==> flow/design.v <==
module uart_tx#(
    parameter DATA_WIDTH=8,
    parameter CLKS_PER_BIT=87
  )
  (
    input logic clk,
    input logic reset,
    input logic start,
    input logic [DATA_WIDTH-1:0] din,
    output logic serial_tx,
    output logic done
  );
  enum int unsigned {IDLE_TX, START_TX,DATA_TX,STOP_TX} state;
  int unsigned index;
  int unsigned cnt_clock;
  always_ff @(posedge clk)begin
    if (reset)begin
        state <= IDLE_TX;
    end else begin
        case (state)
            IDLE_TX: begin
                serial_tx <= 1'b1;
                index <= 0;
                cnt_clock <= 0;
                done <= 0;
                if (start)
                    state <= START_TX;
                else 
                    state <= IDLE_TX;
            end
            START_TX: begin
                serial_tx <= 1'b0;
                index <= 0;
                cnt_clock <= cnt_clock + 1;
                done <= 0;
                if (cnt_clock < CLKS_PER_BIT-1)
                    state <= START_TX;
                else begin
                    cnt_clock <= 0;
                    state <= DATA_TX;
                end
            end
            DATA_TX: begin
                serial_tx <= din[index];
                done <= 0;
                if (cnt_clock < (CLKS_PER_BIT-1)) begin
                    cnt_clock <= cnt_clock + 1;
                end else begin
                        cnt_clock <= 0;
                        if (index < (DATA_WIDTH-1)) begin
                            index <= index + 1;
                        end else begin
                            index <= 0;
                            state <= STOP_TX;
                        end
                end
            end
            STOP_TX: begin
                serial_tx <= 1'b1;
                index <= 0;
                cnt_clock <= cnt_clock + 1;
                done <= 0;
                if (cnt_clock < CLKS_PER_BIT-1)
                    state <= STOP_TX;
                else begin
                    state <= IDLE_TX;
                    done <= 1'b1;
                end
            end
            default: begin
                serial_tx <= 1'b1;
                index <= 0;
                cnt_clock <= 0;
                done <= 0;
                state <= IDLE_TX;
            end
        endcase
    end
  end
endmodule
=== Step by step through the tools: uart_tx ===
What the tools print for uart_tx, step after step.
Lines are those of the file above, counted from 1.
Cell names lack the library's common part.
A cell with n/a has no value.

* Design top: uart_tx
* Clock: clk
* Library: sky130hd
* Timing corner: tt_025C_1v80

=== After elaboration ===
Source: Yosys, flattened and elaborated, memories not mapped. Widths are those after wreduce. Registers that Yosys merges into a memory's read port (data or address) are not register bits. Print and check cells do not count. Equal cells are merged and count once.

* Register bits after elaboration: 98
* Bits in latches: 0
* Memory bits (writable): 0
* Memory bits (read-only): 0
* Clocked read ports x word width: 0
* Memory cells: 0

* Add/sub/neg operators: 2
* Multiply operators: 0
* Div/mod/pow operators: 0
* Magnitude comparators: 2
* Equal/unequal tests: 5
* Shifts and indexed selects: 1
* Mux-type cells: 12
* Bitwise logic cells: 1
* Reductions and logical operators: 4

{| class="wikitable"
|+ Operator list
! operator !! number
|-
| two-way mux 32 bit || 5
|-
| parallel mux 32 bit (select 4 bit) || 1
|-
| adder 32 x 1 -> 32 bit with constant B || 2
|-
| equality test 32 x 2 -> 1 bit with constant B || 2
|-
| parallel mux 32 bit (select 2 bit) || 1
|-
| equality test 32 x 1 -> 1 bit with constant B || 1
|-
| < comparator 32 x 3 -> 1 bit with constant B || 1
|-
| < comparator 32 x 7 -> 1 bit with constant B || 1
|-
| logical NOT 32 bit || 1
|-
| indexed select 8 x 32 -> 1 bit || 1
|-
| != test 2 bit with constant B || 2
|-
| AND reduction 2 bit || 2
|-
| two-way mux 2 bit || 2
|-
| OR reduction 2 bit || 1
|-
| parallel mux 1 bit (select 2 bit) || 1
|-
| two-way mux 1 bit || 2
|-
| NOT 1 bit || 1
|}

=== Longest topological paths ===
Depth = most cells in a row (Yosys ltp): at word level without a register or memory, in the mapped netlist without a sequential cell, where the memories' decode and read muxes count.

* Word-level depth: 4
* ABC_AREA: 0
* Gate-level depth with buffers: 7
* Depth with buffers taken out: 6

=== After synthesis ===
Source: synth_stat.txt of the flow (Yosys; design flattened, memories mapped). It holds for the ABC_AREA given above (unset counts as 0); a run with the other value may have another netlist.

{| class="wikitable"
|+ Cell types
! type !! number
|-
| edfxtp_1 || 66
|-
| xor2_1 || 27
|-
| nor2_1 || 42
|-
| nand3_1 || 17
|-
| nor4_1 || 13
|-
| dfxtp_1 || 4
|-
| nand4_1 || 11
|-
| nand2_1 || 13
|-
| mux4_2 || 2
|-
| xnor2_1 || 5
|-
| buf_6 || 3
|-
| and4_1 || 3
|-
| and3_1 || 4
|-
| ha_1 || 2
|-
| mux2i_1 || 2
|-
| a211oi_1 || 2
|-
| inv_1 || 4
|-
| nor3_1 || 3
|}

Not listed: further types 20, cells in them 21.

* Cells in the netlist: 244
* Mapped area: 3,170.5 µm²
* Area of sequential cells: 2,062.0 µm²
* Flip-flops: 70
* Buffer cells: 5

=== Timing after synthesis ===
Path of least setup slack by OpenSTA after synthesis, without wires, with an ideal clock, recovery checks aside; 20% of the period is set as input and as output delay. Where synthesis merged equal registers, the netlist keeps one of their names.

* Path type: register to register
* From: register cnt_clock[5]
* To: register index[0]
* Clock period: 4,230 ps
* Launch time at the first pin: 0 ps
* Arrival: 2,652 ps
* Data required time: 3,798 ps
* Slack: 1,146 ps
* Delay of the path: 3,084 ps
* Stages: 5
* Buffers on the path: 1
* Synthesis period reached: 3,084 ps

"delay of the path" is the arrival time less input delay plus setup time.
"stages" counts driving pins, that of a launching flip-flop among them; a cell with two outputs on the path counts twice.
"synthesis period reached" is the clock period less the worst setup slack; recovery checks do not enter. This is arithmetic on one report: input and output delays are still those of the set period (20% each).
Between the ends stands the longest chain of elaborated cells between them, by number of cells; it is not shown to be the way that was timed. Of several equally long chains one is given.
Each line given opens the expression or statement behind the cell; cells for indexed reads and writes are added by Yosys, which also makes memories of some case tables.
A register here has more assigning lines than the two given.
Only ways into the end's enable, where the timed path ends, are counted here.

* Path through: edfxtp_1 buf_2 nor4_1 nor3_2 a21oi_1
* Length of the longest elaborated chain: 3
* Elaborated cells between the ends (all ways): 3

{| class="wikitable"
|+ RTL lines, path post-synthesis
! element !! RTL line !! source
|-
| start: declaration || 15 || <nowiki>int unsigned cnt_clock;</nowiki>
|-
| start: assignment || 34 || <nowiki>cnt_clock <= cnt_clock + 1;</nowiki>
|-
| start: assignment || 47 || <nowiki>cnt_clock <= cnt_clock + 1;</nowiki>
|-
| < comparator 32 x 7 -> 1 bit || 46 || <nowiki>if (cnt_clock < (CLKS_PER_BIT-1)) begin</nowiki>
|-
| != test 2 bit || n/a ||
|-
| AND reduction 2 bit || n/a ||
|-
| end: assignment || 51 || <nowiki>index <= index + 1;</nowiki>
|-
| end: assignment || 53 || <nowiki>index <= 0;</nowiki>
|-
| end: declaration || 14 || <nowiki>int unsigned index;</nowiki>
|}

=== Path in the finished layout ===
From the final timing report of entry A: the path of least setup slack in the routed layout; clock arrival at registers is part of the times.
The report prints the path's times to 10 ps; the period is as set.

* Path type: register to register
* From: register cnt_clock[5]
* To: register cnt_clock[23]
* Clock period: 3,520 ps
* Launch time at the first pin: 350 ps
* Arrival: 2,490 ps
* Data required time: 3,610 ps
* Slack: 1,120 ps
* Stages: 6
* Buffers on the path: 0

Between the ends stands the longest chain of elaborated cells between them, by number of cells; it is not shown to be the way that was timed. Of several equally long chains one is given.
A register here has more assigning lines than the two given.

* Path through: edfxtp_1 nand4_1 nor4b_2 nand3_1 xor2_1 nor2_1
* Length of the longest elaborated chain: 3
* Elaborated cells between the ends (all ways): 4

{| class="wikitable"
|+ RTL lines, path after layout
! element !! RTL line !! source
|-
| start: declaration || 15 || <nowiki>int unsigned cnt_clock;</nowiki>
|-
| start: assignment || 34 || <nowiki>cnt_clock <= cnt_clock + 1;</nowiki>
|-
| start: assignment || 47 || <nowiki>cnt_clock <= cnt_clock + 1;</nowiki>
|-
| adder 32 x 1 -> 32 bit || 34 ||
|-
| two-way mux 32 bit || 36 || <nowiki>if (cnt_clock < CLKS_PER_BIT-1)</nowiki>
|-
| parallel mux 32 bit (select 2 bit) || 20 || <nowiki>case (state)</nowiki>
|-
| end: assignment || 34 ||
|-
| end: assignment || 47 ||
|-
| end: declaration || 15 ||
|}

Subject: uart_tx on sky130hd, stored results

Hello all,

Design uart_tx on sky130hd. What follows are 2 stored runs of the flow, each under its own settings; their order means nothing. The constraints put input and output delay at 20% of the set period each and load the outputs with 0.01 pF.
By "achieved clock period" is meant the clock period of the run minus its worst setup slack. This is arithmetic on one report: input and output delays are still those of the set period (20% each).
"worst setup path time" = time allowed to the worst setup path (clock period - input delay - output delay, where it has them) - its slack; a late launch clock adds to it, a late capture clock takes from it.
"power" is the tool's figure for a default switching activity; nothing was simulated.
"worst setup path time" is known to 10 ps.

Entry A
==> flow/run.sh <==
#!/bin/bash
# the make line also repeats the synthesis and layout settings of config.mk as NAME=value (left out here)
make -C /OpenROAD-flow-scripts/flow DESIGN_CONFIG=/design/flow/config.mk WORK_HOME=/design/flow/orfs CLKGATE_MAP_FILE= finish
==> flow/config.mk <==
export PLATFORM = sky130hd
export DESIGN_NAME = uart_tx
export DESIGN_NICKNAME = uart_tx
export VERILOG_FILES = /design/flow/design.v
export SDC_FILE = /design/flow/constraint.sdc
export NUM_CORES = 4
export LEC_CHECK = 0
export CAP_MARGIN = 20
export CORE_MARGIN = 2
export CORE_UTILIZATION = 40
export SETUP_SLACK_MARGIN = 0.82
export SLEW_MARGIN = 20
==> flow/constraint.sdc <==
create_clock -name core_clock -period 3.52 [get_ports {clk}]
set_input_delay 0.7040 -clock core_clock [delete_from_list [all_inputs] [get_ports {clk}]]
set_output_delay 0.7040 -clock core_clock [all_outputs]
set_load 0.01 [all_outputs]

==> results of entry A <==
chip area after synthesis (Yosys): 3,170.5 µm²
die area: 8,654.6 µm²
standard-cell area of the final layout: 3,697.3 µm²
utilization: 0.481
worst setup slack after layout: 1,123 ps
total negative slack: 0 ps
worst hold slack: 484 ps
power: 1,702 uW
achieved clock period: 2,397 ps
worst setup path time: 2,400 ps
worst setup path kind: register to register

Entry B
==> flow/run.sh <==
#!/bin/bash
# the make line also repeats the synthesis and layout settings of config.mk as NAME=value (left out here)
make -C /OpenROAD-flow-scripts/flow DESIGN_CONFIG=/design/flow/config.mk WORK_HOME=/design/flow/orfs CLKGATE_MAP_FILE= finish
==> flow/config.mk <==
export PLATFORM = sky130hd
export DESIGN_NAME = uart_tx
export DESIGN_NICKNAME = uart_tx
export VERILOG_FILES = /design/flow/design.v
export SDC_FILE = /design/flow/constraint.sdc
export NUM_CORES = 4
export LEC_CHECK = 0
export ABC_AREA = 0
export CAP_MARGIN = 30
export CELL_PAD_IN_SITES_GLOBAL_PLACEMENT = 1
export CORE_ASPECT_RATIO = 1.28
export CORE_MARGIN = 2
export CORE_UTILIZATION = 69
export CTS_CLUSTER_DIAMETER = 56
export CTS_CLUSTER_SIZE = 41
export GPL_ROUTABILITY_DRIVEN = 0
export MAX_ROUTING_LAYER = met4
export MIN_ROUTING_LAYER = met1
export PLACE_DENSITY_LB_ADDON = 0.09
export SLEW_MARGIN = 20
==> flow/constraint.sdc <==
create_clock -name core_clock -period 4.22 [get_ports {clk}]
set_input_delay 0.8440 -clock core_clock [delete_from_list [all_inputs] [get_ports {clk}]]
set_output_delay 0.8440 -clock core_clock [all_outputs]
set_load 0.01 [all_outputs]

==> results of entry B <==
did not finish, placement stopped with FLW-0024

Thanks
