==> flow/design.v <==
module ascii_bin_to_hex (
	input  logic [3:0] binary_in,
	output logic [7:0] hex_out
);
	always_comb begin
		unique case (binary_in)
			4'h0 : hex_out = 8'h30;
			4'h1 : hex_out = 8'h31;
			4'h2 : hex_out = 8'h32;
			4'h3 : hex_out = 8'h33;
			4'h4 : hex_out = 8'h34;
			4'h5 : hex_out = 8'h35;
			4'h6 : hex_out = 8'h36;
			4'h7 : hex_out = 8'h37;
			4'h8 : hex_out = 8'h38;
			4'h9 : hex_out = 8'h39;
			4'hA : hex_out = 8'h41;
			4'hB : hex_out = 8'h42;
			4'hC : hex_out = 8'h43;
			4'hD : hex_out = 8'h44;
			4'hE : hex_out = 8'h45;
			4'hF : hex_out = 8'h46;
		endcase
	end
endmodule
module uart_data_fsm #(parameter FIFO_RD_DATA_WIDTH=8) (
	input  logic                          clk          ,
	input  logic                          reset        ,
	input  logic                          fsm_en       ,
	input  logic                          uart_tx_done ,
	output logic                          uart_start_tx,
	output logic [                   7:0] uart_tx_din  ,
	input  logic [FIFO_RD_DATA_WIDTH-1:0] fifo_rd_data ,
	input  logic                          fifo_empty   ,
	output logic                          fifo_rd_en
);
	localparam HEX_DIGITS          = FIFO_RD_DATA_WIDTH/4;
	localparam HEX_DIGITS_PER_WORD = 8                   ;
	typedef enum logic [3:0] {STATE_IDLE,STATE_READ_FIFO,STATE_UART_SEND_WORD,STATE_UART_WAIT_WORD,STATE_UART_SEND_COMMA,STATE_UART_WAIT_COMMA,STATE_UART_SEND_CR,STATE_UART_WAIT_CR,STATE_UART_SEND_LF,STATE_UART_WAIT_LF} states_t;
	states_t state;
	logic [7:0] hex_out_arr[0:HEX_DIGITS-1];	 
	logic   [FIFO_RD_DATA_WIDTH-1:0] fifo_rd_data_reg;
	integer                          hex_out_arr_idx ;
	genvar i;
	generate
		for (i = 0; i < HEX_DIGITS; i++) begin
			ascii_bin_to_hex i_ascii_bin_to_hex_w1 (.binary_in(fifo_rd_data_reg[FIFO_RD_DATA_WIDTH-1-4*i:FIFO_RD_DATA_WIDTH-4-4*i]), .hex_out(hex_out_arr[i]));
		end
	endgenerate
	always_ff @(posedge clk or posedge reset) begin
		if(reset) begin
			state            <= STATE_IDLE;
			hex_out_arr_idx  <= 0;
			uart_start_tx    <= 0;
			uart_tx_din      <= 0;
			fifo_rd_en       <= 0;
			fifo_rd_data_reg <= 0;
		end else begin
			if (fsm_en) begin
				unique case (state)
					STATE_IDLE : begin
						hex_out_arr_idx  <= 0;
						uart_start_tx    <= 0;
						uart_tx_din      <= 0;
						fifo_rd_en       <= 0;
						fifo_rd_data_reg <= 0;
						if(!fifo_empty)begin
							fifo_rd_en <= 1;
							state      <= STATE_READ_FIFO;
						end
					end
					STATE_READ_FIFO : begin
						state            <= STATE_UART_SEND_WORD;
						hex_out_arr_idx  <= 0;
						uart_start_tx    <= 0;
						uart_tx_din      <= 0;
						fifo_rd_en       <= 0;
						fifo_rd_data_reg <= fifo_rd_data;
					end
					STATE_UART_SEND_WORD : begin
						state         <= STATE_UART_WAIT_WORD;
						uart_start_tx <= 1;
						uart_tx_din   <= hex_out_arr[hex_out_arr_idx];
					end
					STATE_UART_WAIT_WORD : begin
						uart_start_tx <= 0;
						if (uart_tx_done) begin
							if (hex_out_arr_idx >= (HEX_DIGITS-1)) begin  
								hex_out_arr_idx <= 0;
								state           <= STATE_UART_SEND_CR;
							end else begin
								hex_out_arr_idx <= hex_out_arr_idx + 1;
								if ((hex_out_arr_idx % HEX_DIGITS_PER_WORD == 7) && (hex_out_arr_idx != 0)) begin  
									state <= STATE_UART_SEND_COMMA;
								end else begin
									state <= STATE_UART_SEND_WORD; 
								end
							end
						end
					end
					STATE_UART_SEND_COMMA : begin
						state         <= STATE_UART_WAIT_COMMA;
						uart_start_tx <= 1;
						uart_tx_din   <= 8'h2C;	 
					end
					STATE_UART_WAIT_COMMA : begin
						uart_start_tx <= 0;
						if (uart_tx_done) begin
							state <= STATE_UART_SEND_WORD;
						end
					end
					STATE_UART_SEND_CR : begin
						state         <= STATE_UART_WAIT_CR;
						uart_start_tx <= 1;
						uart_tx_din   <= 8'h0D;	 
					end
					STATE_UART_WAIT_CR : begin
						uart_start_tx <= 0;
						if (uart_tx_done) begin
							state <= STATE_UART_SEND_LF;
						end
					end
					STATE_UART_SEND_LF : begin
						state         <= STATE_UART_WAIT_LF;
						uart_start_tx <= 1;
						uart_tx_din   <= 8'h0A;	 
					end
					STATE_UART_WAIT_LF : begin
						uart_start_tx <= 0;
						if (uart_tx_done) begin
							state <= STATE_IDLE;
						end
					end
				endcase
			end else begin
				state            <= STATE_IDLE;
				hex_out_arr_idx  <= 0;
				uart_start_tx    <= 0;
				uart_tx_din      <= 0;
				fifo_rd_en       <= 0;
				fifo_rd_data_reg <= 0;
			end
		end
	end
endmodule
### Reports on uart_data_fsm

Tool output for the design above, in the order of the flow.
Lines are those of the file above, counted from 1.
Library cell names are shortened.
Not given: n/a

* top: uart_data_fsm
* clock: clk
* standard-cell library: sky130hd
* timing corner: tt_025C_1v80

### Word level

Yosys after proc, flatten, opt, wreduce and memory -nomap, before mapping. Print and check cells are not counted. Equal cells are merged and count once.
Yosys's memory passes give these memory sizes; they may raise the number of words (mostly to a power of two), join words into wider ones and drop unused or constant bits.

* register bits after elaboration: 54
* ROM bits: 224
* memories kept: 2
* output and inout port bits: 10

Memories
* (no name shown): words 16, bits a word 7, read ports 1, wr ports 0, RTL line 6 `unique case (binary_in)`
* (no name shown): words 16, bits a word 7, read ports 1, wr ports 0, RTL line 6

* $add $sub $neg: 1
* $lt $le $gt $ge: 1
* equality and inequality tests: 20
* mux-type cells: 23
* bitwise gates (word level): 2
* reductions and logical operators: 9

Operators with widths (number)
* 2-to-1 mux 32 bit: 3
* parallel mux 32 bit (select 2 bit): 1
* parallel mux 4 bit (select 10 bit): 1
* parallel mux 8 bit (select 5 bit): 1
* adder 32 x 2 -> 32 bit (second input constant): 1
* greater-or-equal comparator 32 x 2 -> 1 bit (second input constant): 1
* nonzero test 32 bit: 1
* parallel mux 8 bit (select 2 bit): 2
* 2-to-1 mux 4 bit: 6
* inequality test 3 bit (second input constant): 6
* == test 4 x 3 -> 1 bit (second input constant): 4
* 2-to-1 mux 8 bit: 2
* == test 4 bit (second input constant): 3
* inequality test 11 x 1 -> 1 bit (second input constant): 1
* == test 4 x 2 -> 1 bit (second input constant): 2
* inequality test 6 x 2 -> 1 bit (second input constant): 1
* AND reduction 6 bit: 1
* OR reduction 6 bit: 1
* 2-to-1 mux 3 bit: 2
* == test 4 x 1 -> 1 bit (second input constant): 1
* zero test 4 bit: 1
* OR reduction 4 bit: 1
* parallel mux 1 bit (select 2 bit): 2
* inequality test 3 x 1 -> 1 bit (second input constant): 1
* inequality test 3 x 2 -> 1 bit (second input constant): 1
* OR reduction 3 bit: 1
* 2-to-1 mux 1 bit: 3
* AND reduction 2 bit: 1

Other operator kinds: 4; their cells: 4.

### Depth

Longest topological path by Yosys (ltp), each cell counted once; first at word level (registers and memories cut), then after technology mapping (sequential cells cut; the memories' decode and read muxes count).

* depth in word-level cells: 9
* ABC_AREA: 1
* gate-level depth with buffers: 12

### Synthesis result

Yosys stat after the flow's synthesis: flattened, memories mapped to cells. It holds for the ABC_AREA given above (unset counts as 0); a run with the other value may have another netlist.
The area totals of this step are shown rounded.

* standard cells after synthesis: 467
* synthesis area: 0.003416 mm^2
* mapped flip-flops: 59
* buffer cells: 9

Cell types
* dfrtp_1: number 58, area in all 1.45E+03 um^2
* nand2_1: number 109, area in all 409.142 um^2
* nor2_1: number 83, area in all 311.549 um^2
* inv_1: number 57, area in all 213.955 um^2
* nand3_1: number 39, area in all 195.187 um^2
* o21ai_0: number 27, area in all 135.13 um^2
* ha_1: number 7, area in all 87.584 um^2
* nand4_1: number 11, area in all 68.816 um^2
* a21oi_1: number 12, area in all 60.058 um^2
* xor2_1: number 6, area in all 52.55 um^2
* nor3_1: number 8, area in all 40.038 um^2
* dfstp_2: number 1, area in all 26.275 um^2
* xnor2_1: number 3, area in all 26.275 um^2
* nor2_2: number 4, area in all 25.024 um^2
* nand2_4: number 2, area in all 22.522 um^2
* nand3b_1: number 3, area in all 22.522 um^2
* nor2_4: number 2, area in all 22.522 um^2
* o211ai_1: number 3, area in all 22.522 um^2

Other cell types: 22; their cells: 32.

### Worst setup path after synthesis

Path of least setup slack by OpenSTA after synthesis, without wires, with an ideal clock, recovery checks aside; 20% of the period is set as input and as output delay. Where synthesis merged equal registers, the netlist keeps one of their names.

* path kind: reg-to-reg
* from: register hex_out_arr_idx[0]
* to: register hex_out_arr_idx[26]
* clock period: 2.15 ns
* setup time: 0.071 ns
* arrival: 1.657 ns
* required time: 2.079 ns
* slack: 0.422 ns
* path delay: 1.728 ns
* stages: 13
* synthesis period reached: 1.728 ns

"path delay" = arrival - input delay + setup time.
"stages": output pins that drive a net of the path, with the launching flip-flop's if there is one; two outputs of one cell count as two.
"synthesis period reached" is the clock period less the worst setup slack; recovery checks do not enter. This is arithmetic on one report: input and output delays are still those of the set period (20% each).
Between the ends stands the longest chain of elaborated cells between them, by number of cells; it is not shown to be the way that was timed. Of several equally long chains one is given.
Each line given opens the expression or statement behind the cell; cells for indexed reads and writes are added by Yosys, which also makes memories of some case tables.
A register here has more assigning lines than the two given.

* cells stage by stage: dfrtp_1 > buf_2 > inv_2 > ha_1 > nand2_1 > nor2_1 > nand2_1 > o21ai_4 > nand2_4 > nand2_4 > inv_4 > buf_8 > nor2_1
* cells in the longest elaborated chain: 5
* elaborated cells between the ends (all ways): 6
* those cells by class: add/sub (1); compare (1); mux (4)

RTL lines, path after synthesis
* start: declaration: RTL line 43 `integer hex_out_arr_idx ;`
* start: assignment: RTL line 53 `hex_out_arr_idx <= 0;`
* start: assignment: RTL line 92 `hex_out_arr_idx <= hex_out_arr_idx + 1;`
* adder 32 x 2 -> 32 bit: RTL line 92
* 2-to-1 mux 32 bit: RTL line 88 `if (hex_out_arr_idx >= (HEX_DIGITS-1)) begin`
* 2-to-1 mux 32 bit: RTL line 87 `if (uart_tx_done) begin`
* parallel mux 32 bit (select 2 bit): RTL line 60 `unique case (state)`
* 2-to-1 mux 32 bit: RTL line 59 `if (fsm_en) begin`
* end: assignment: RTL line 62 `hex_out_arr_idx <= 0;`
* end: assignment: RTL line 92
* end: declaration: RTL line 43

### Timing after layout

Path of least setup slack in the final report of job 1 (OpenROAD, finished layout, wires in). Where an end is a register, its clock arrival counts in the times.

* path kind: reg-to-reg
* from: register hex_out_arr_idx[0]
* to: register hex_out_arr_idx[13]
* clock period: 1.12 ns
* setup time: 0.11 ns
* arrival: 1.94 ns
* required time: 1.34 ns
* slack: -0.59 ns
* stages: 10

Between the ends stands the longest chain of elaborated cells between them, by number of cells; it is not shown to be the way that was timed. Of several equally long chains one is given.
A register here has more assigning lines than the two given.

* cells stage by stage: dfrtp_2 > buf_6 > inv_6 > nor2_2 > nand3_2 > buf_4 > nor2_1 > nand2_1 > o22ai_1 > nor2_2
* cells in the longest elaborated chain: 5
* elaborated cells between the ends (all ways): 6
* those cells by class: add/sub (1); compare (1); mux (4)

RTL lines, path post-layout
* start: declaration: RTL line 43 `integer hex_out_arr_idx ;`
* start: assignment: RTL line 53 `hex_out_arr_idx <= 0;`
* start: assignment: RTL line 92 `hex_out_arr_idx <= hex_out_arr_idx + 1;`
* adder 32 x 2 -> 32 bit: RTL line 92
* 2-to-1 mux 32 bit: RTL line 88 `if (hex_out_arr_idx >= (HEX_DIGITS-1)) begin`
* 2-to-1 mux 32 bit: RTL line 87 `if (uart_tx_done) begin`
* parallel mux 32 bit (select 2 bit): RTL line 60 `unique case (state)`
* 2-to-1 mux 32 bit: RTL line 59 `if (fsm_en) begin`
* end: assignment: RTL line 62 `hex_out_arr_idx <= 0;`
* end: assignment: RTL line 92
* end: declaration: RTL line 43

FLOW RESULTS
============

Module uart_data_fsm, platform sky130hd: 2 stored runs of the flow (Yosys, OpenROAD) with differing settings, in no particular order. Input and output delays are each 20% of the period that was set; the output load is 0.01 pF.
"period achieved" = clock period - worst setup slack. The figure is calculated, with input and output delays left at 20% of the set period.
"time of the worst setup path" = time allowed to the worst setup path (clock period - input delay - output delay, where it has them) - its slack; a late launch clock adds to it, a late capture clock takes from it.
"power" rests on the timing tool's default activity at the inputs, not on a simulated workload.
Results are given in rounded form.

### Job 1

==> flow/run.sh <==
#!/bin/bash
# the make line also repeats the synthesis and layout settings of config.mk as NAME=value (left out here)
make -C /OpenROAD-flow-scripts/flow DESIGN_CONFIG=/design/flow/config.mk WORK_HOME=/design/flow/orfs CLKGATE_MAP_FILE= finish
==> flow/config.mk <==
export PLATFORM = sky130hd
export DESIGN_NAME = uart_data_fsm
export DESIGN_NICKNAME = uart_data_fsm
export VERILOG_FILES = /design/flow/design.v
export SDC_FILE = /design/flow/constraint.sdc
export NUM_CORES = 4
export LEC_CHECK = 0
export ABC_AREA = 1
export CAP_MARGIN = 20
export CORE_ASPECT_RATIO = 0.51
export CORE_MARGIN = 2
export CORE_UTILIZATION = 24
export CTS_CLUSTER_SIZE = 95
export GPL_TIMING_DRIVEN = 1
export HOLD_SLACK_MARGIN = -0.05
export MAX_ROUTING_LAYER = met4
export SETUP_SLACK_MARGIN = -0.07
export SLEW_MARGIN = 5
export TNS_END_PERCENT = 25
==> flow/constraint.sdc <==
create_clock -name core_clock -period 1.12 [get_ports {clk}]
set_input_delay 0.2240 -clock core_clock [delete_from_list [all_inputs] [get_ports {clk}]]
set_output_delay 0.2240 -clock core_clock [all_outputs]
set_load 0.01 [all_outputs]

Results of job 1:
- Worst setup slack after layout: -0.595 ns
- Die area: 0.01526 mm^2
- Period achieved: 1.715 ns
- Post-route utilization: 37.0%
- Power: 5534 uW
- Synthesis area: 0.003416 mm^2
- Time of the worst setup path: 1.71 ns
- Class of the worst setup path: reg-to-reg

### Job 2

==> flow/run.sh <==
#!/bin/bash
# the make line also repeats the synthesis and layout settings of config.mk as NAME=value (left out here)
make -C /OpenROAD-flow-scripts/flow DESIGN_CONFIG=/design/flow/config.mk WORK_HOME=/design/flow/orfs CLKGATE_MAP_FILE= finish
==> flow/config.mk <==
export PLATFORM = sky130hd
export DESIGN_NAME = uart_data_fsm
export DESIGN_NICKNAME = uart_data_fsm
export VERILOG_FILES = /design/flow/design.v
export SDC_FILE = /design/flow/constraint.sdc
export NUM_CORES = 4
export LEC_CHECK = 0
export ABC_AREA = 1
export CAP_MARGIN = 10
export CORE_MARGIN = 2
export CORE_UTILIZATION = 17
export GPL_TIMING_DRIVEN = 1
export SETUP_SLACK_MARGIN = 0.32
export SLEW_MARGIN = 20
==> flow/constraint.sdc <==
create_clock -name core_clock -period 3.29 [get_ports {clk}]
set_input_delay 0.6580 -clock core_clock [delete_from_list [all_inputs] [get_ports {clk}]]
set_output_delay 0.6580 -clock core_clock [all_outputs]
set_load 0.01 [all_outputs]

Results of job 2:
- Worst setup slack after layout: 1.114 ns
- Die area: 0.02124 mm^2
- Period achieved: 2.176 ns
- Post-route utilization: 21.9%
- Power: 2017 uW
- Synthesis area: 0.003416 mm^2
- Time of the worst setup path: 1.52 ns
- Class of the worst setup path: input-to-reg
